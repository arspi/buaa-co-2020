==> flow/design.v <==
`timescale 1ns / 1ps
`default_nettype none
module TC(
    input wire clk,
    input wire reset,
    input wire [31:2] Addr,
    input wire WE,
    input wire [31:0] Din,
    output wire [31:0] Dout,
    output wire IRQ
    );
	reg [1:0] state;
	reg [31:0] mem [2:0];
	reg _IRQ;
	assign IRQ = mem[0][3] & _IRQ;
	assign Dout = mem[Addr[3:2]];
	wire [31:0] load = Addr[3:2] == 0 ? {28'h0, Din[3:0]} : Din;
	integer i;
	always @(posedge clk) begin
		if(reset) begin
			state <= 0; 
			for(i = 0; i < 3; i = i+1) mem[i] <= 0;
			_IRQ <= 0;
		end
		else if(WE) begin
			mem[Addr[3:2]] <= load;
		end
		else begin
			case(state)
				2'b00 : if(mem[0][0]) begin
					state <= 2'b01;
					_IRQ <= 1'b0;
				end
				2'b01 : begin
					mem[2] <= mem[1];
					state <= 2'b10;
				end
				2'b10  : 
					if(mem[0][0]) begin
						if(mem[2] > 1) mem[2] <= mem[2]-1;
						else begin
							mem[2] <= 0;
							state <= 2'b11;
							_IRQ <= 1'b1;
						end
					end
					else state <= 2'b00;
				default : begin
					if(mem[0][2:1] == 2'b00) mem[0][0] <= 1'b0;
					else _IRQ <= 1'b0;
					state <= 2'b00;
				end
			endcase
		end
	end
endmodule
## From RTL to reports: TC

The steps from the RTL of TC to its reports follow in flow order.
Lines are those of the file above, counted from 1.
Library cell names are shortened.
A cell with - has no value.

- Top module: TC
- Clock input: clk
- Standard-cell library: sky130hd
- Corner: tt_025C_1v80

## After elaboration

Yosys after proc, flatten, opt, wreduce and memory -nomap, before mapping. Memory bits, and registers merged into a memory's read port (data or address), are not among the register bits. Print and check cells are not counted. Equal cells are merged and count once.
Yosys's memory passes give these memory sizes; they may raise the number of words (mostly to a power of two), join words into wider ones and drop unused or constant bits.

- Equal/unequal tests: 7
- Reductions and logical operators: 8
- Magnitude comparators: 1
- Muxes and demuxes: 54
- Add/sub/neg operators: 1
- Bitwise operators: 5

Operators by type and width:

| kind | count |
|---|---|
| two-way mux 32 bit | 19 |
| OR reduction 32 bit | 2 |
| subtractor 32 x 1 -> 32 bit with constant B | 1 |
| greater-than comparator 32 x 1 -> 1 bit with constant B | 1 |
| two-way mux 1 bit | 25 |
| two-way mux 2 bit | 8 |
| != test 2 bit with constant B | 3 |
| logical NOT 2 bit | 3 |
| AND reduction 6 bit | 1 |
| parallel mux 2 bit (select 3 bit) | 1 |
| != test 3 x 1 -> 1 bit with constant B | 1 |
| != test 3 bit with constant B | 1 |
| AND reduction 3 bit | 1 |
| OR reduction 3 bit | 1 |
| parallel mux 1 bit (select 3 bit) | 1 |
| bitwise OR 1 bit | 2 |
| inverter 1 bit | 2 |
| equality test 2 x 1 -> 1 bit with constant B | 1 |
| equality test 2 bit with constant B | 1 |
| bitwise AND 1 bit | 1 |

- Memories kept: 1
- Output and inout bits: 33
- Input bits: 65
- Register bits: 3
- Word-level cells: 79
- RAM bits: 128

Memory list:

| memory | depth | width | line | text |
|---|---|---|---|---|
| mem | 4 | 32 | 13 | `reg [31:0] mem [2:0];` |

## Longest topological paths

Longest topological path by Yosys (ltp), each cell counted once; first at word level (registers and memories cut), then after technology mapping (sequential cells cut; the memories' decode and read muxes count).

- Depth after elaboration: 11
- ABC_AREA: 0
- Gate-level depth with buffers: 9
- Mapped depth without buffers: 8

## Netlist

Yosys stat after the flow's synthesis: flattened, memories mapped to cells. It holds for the ABC_AREA given above (unset counts as 0); a run with the other value may have another netlist.
Totals and module areas in this step are rounded.

Cell types:

| cell | count | total area (sq um) |
|---|---|---|
| edfxtp_1 | 128 | 3.84E+03 |
| mux4_2 | 32 | 720.691 |
| nor2_1 | 81 | 304.042 |
| xor2_1 | 19 | 166.41 |
| nand2_1 | 43 | 161.405 |
| nand3_1 | 30 | 150.144 |
| nor3_1 | 24 | 120.115 |
| clkbuf_1 | 31 | 116.362 |
| a21oi_1 | 20 | 100.096 |
| dfxtp_1 | 5 | 100.096 |
| and2_1 | 14 | 87.584 |
| nor4_1 | 13 | 81.328 |
| a221oi_1 | 9 | 78.826 |
| and3_1 | 12 | 75.072 |
| xnor2_1 | 8 | 70.067 |
| nor4_2 | 4 | 50.048 |
| or4_1 | 6 | 45.043 |
| or3_1 | 6 | 37.536 |

Not listed: further types 36, cells in them 67.

- Area of sequential cells: 0.00394 sq mm
- Mapped cells: 552
- Mapped flip-flops: 133
- Buffers: 37
- Chip area (Yosys): 0.0068 sq mm

## Path before layout

Source: OpenSTA report_checks on the synthesized netlist (no wires, ideal clock, input and output delay 20% of the period each), path of least setup slack; recovery checks are left aside. Register names are those of the netlist, which keeps one name where synthesis merged equal registers.

- Kind: input -> register
- From: input port Addr[2]
- To: memory mem[0][0]
- Slack: 520 ps
- Driving pins on the path: 5
- Delay of the path: 3632 ps
- Input delay: 1038 ps
- Clock period: 5190 ps
- Launch time at the first pin: 1038 ps
- Data required time: 4888 ps
- Data arrival time: 4368 ps
- Synthesis period reached: 4670 ps

"delay of the path" is the arrival time less input delay plus setup time.
"driving pins on the path" counts driving pins, that of a launching flip-flop among them; a cell with two outputs on the path counts twice.
"synthesis period reached" = period - worst setup slack (recovery checks aside). The figure is calculated, with input and output delays left at 20% of the set period.
The rows between start and end are the longest chain of elaborated cells between them; the timing report does not say that the signal goes this way. Where chains are equally long, one stands for them.
Each line given opens the expression or statement behind the cell; cells for indexed reads and writes are added by Yosys, which also makes memories of some case tables.
The path ends at the enable pin of a flip-flop; only ways to that pin are counted.

- Cell sequence: clkbuf_1 -> or2_2 -> clkbuf_1 -> o21ai_0 -> nand2b_1
- Cells in the longest elaborated chain: 4

Ends and longest elaborated chain, after synthesis:

| element | line | text |
|---|---|---|
| start, declared | 6 | `input wire [31:2] Addr,` |
| two-way mux 2 bit | 25 | `else if(WE) begin` |
| two-way mux 2 bit | 20 | `if(reset) begin` |
| two-way mux 2 bit x2 | - |  |
| end, declared | 13 | `reg [31:0] mem [2:0];` |

## Timing after layout

Path of least setup slack in the final report of run B (OpenROAD, finished layout, wires in). Where an end is a register, its clock arrival counts in the times.
The path's times are printed in steps of 10 ps; the period is the one set.

- Kind: input -> output
- From: input port Addr[2]
- To: output port Dout[26]
- Data arrival time: 3040 ps
- Driving pins on the path: 4
- External output delay: 1050 ps
- Clock period: 5230 ps
- Launch time at the first pin: 1050 ps
- Data required time: 4180 ps
- Input delay: 1050 ps
- Slack: 1140 ps

The rows between start and end are the longest chain of elaborated cells between them; the timing report does not say that the signal goes this way. Where chains are equally long, one stands for them.
A memory read counts as a cell of the chain, while the word-level depth stops at memories.

- Cell sequence: buf_2 -> buf_12 -> mux4_2 -> clkdlybuf4s50_1
- Cells in the longest elaborated chain: 1

Ends and longest elaborated chain, after layout:

| element | line | text |
|---|---|---|
| start, declared | 6 | `input wire [31:2] Addr,` |
| memory (4 x 32 bit) | 13 | `reg [31:0] mem [2:0];` |
| end, declared | 9 | `output wire [31:0] Dout,` |

Ticket comment

Module TC, platform sky130hd: 2 stored runs of the flow (Yosys, OpenROAD) with differing settings, in no particular order. Input and output delays are each 20% of the period that was set; the output load is 0.01 pF.
"period reached" is the run's clock period less its worst setup slack. It is reckoned from that one timing run; input and output delays stay at 20% of the period that was set.
By "worst setup path time" is meant the share of the clock period that the worst setup path is allowed (20% is reserved at inputs, 20% at outputs), minus its slack. Clock arrival times at its registers enter into it.
"worst setup path time" is known to 10 ps.
Results are given in rounded form.
Among the settings, n/a means not set for that run.
Results: n/a = not shown.

| setting or result | run A | run B |
|---|---|---|
| period_ns | 4.26 | 5.23 |
| CORE_UTILIZATION | 56 | 20 |
| SETUP_SLACK_MARGIN | 0.4 | 0.96 |
| PLACE_DENSITY | 0.66 | n/a |
| CORE_ASPECT_RATIO | 0.71 | 0.98 |
| CELL_PAD_IN_SITES_DETAIL_PLACEMENT | 2 | n/a |
| CAP_MARGIN | 10 | 20 |
| SLEW_MARGIN | 10 | 20 |
| CORE_MARGIN | 2 | 2 |
| PLACE_DENSITY_LB_ADDON | n/a | 0.12 |
| TNS_END_PERCENT | n/a | 20 |
| ABC_AREA | n/a | 0 |
| CTS_CLUSTER_SIZE | n/a | 65 |
| MIN_ROUTING_LAYER | n/a | met1 |
| MAX_ROUTING_LAYER | n/a | met4 |
| worst hold slack (ps) | n/a | 454 |
| period reached (ps) | n/a | 4087 |
| setup slack of the worst path (ps) | n/a | 1140 |
| worst setup path time (ps) | n/a | 1990 |
| worst setup path type | n/a | input -> output |
| chip area after synthesis (Yosys) (sq mm) | n/a | 0.0068 |
| area of the die (sq mm) | n/a | 0.0355 |
| utilization after layout | n/a | 0.265 |

Run A: stopped before the end: placement reported DPL-0033
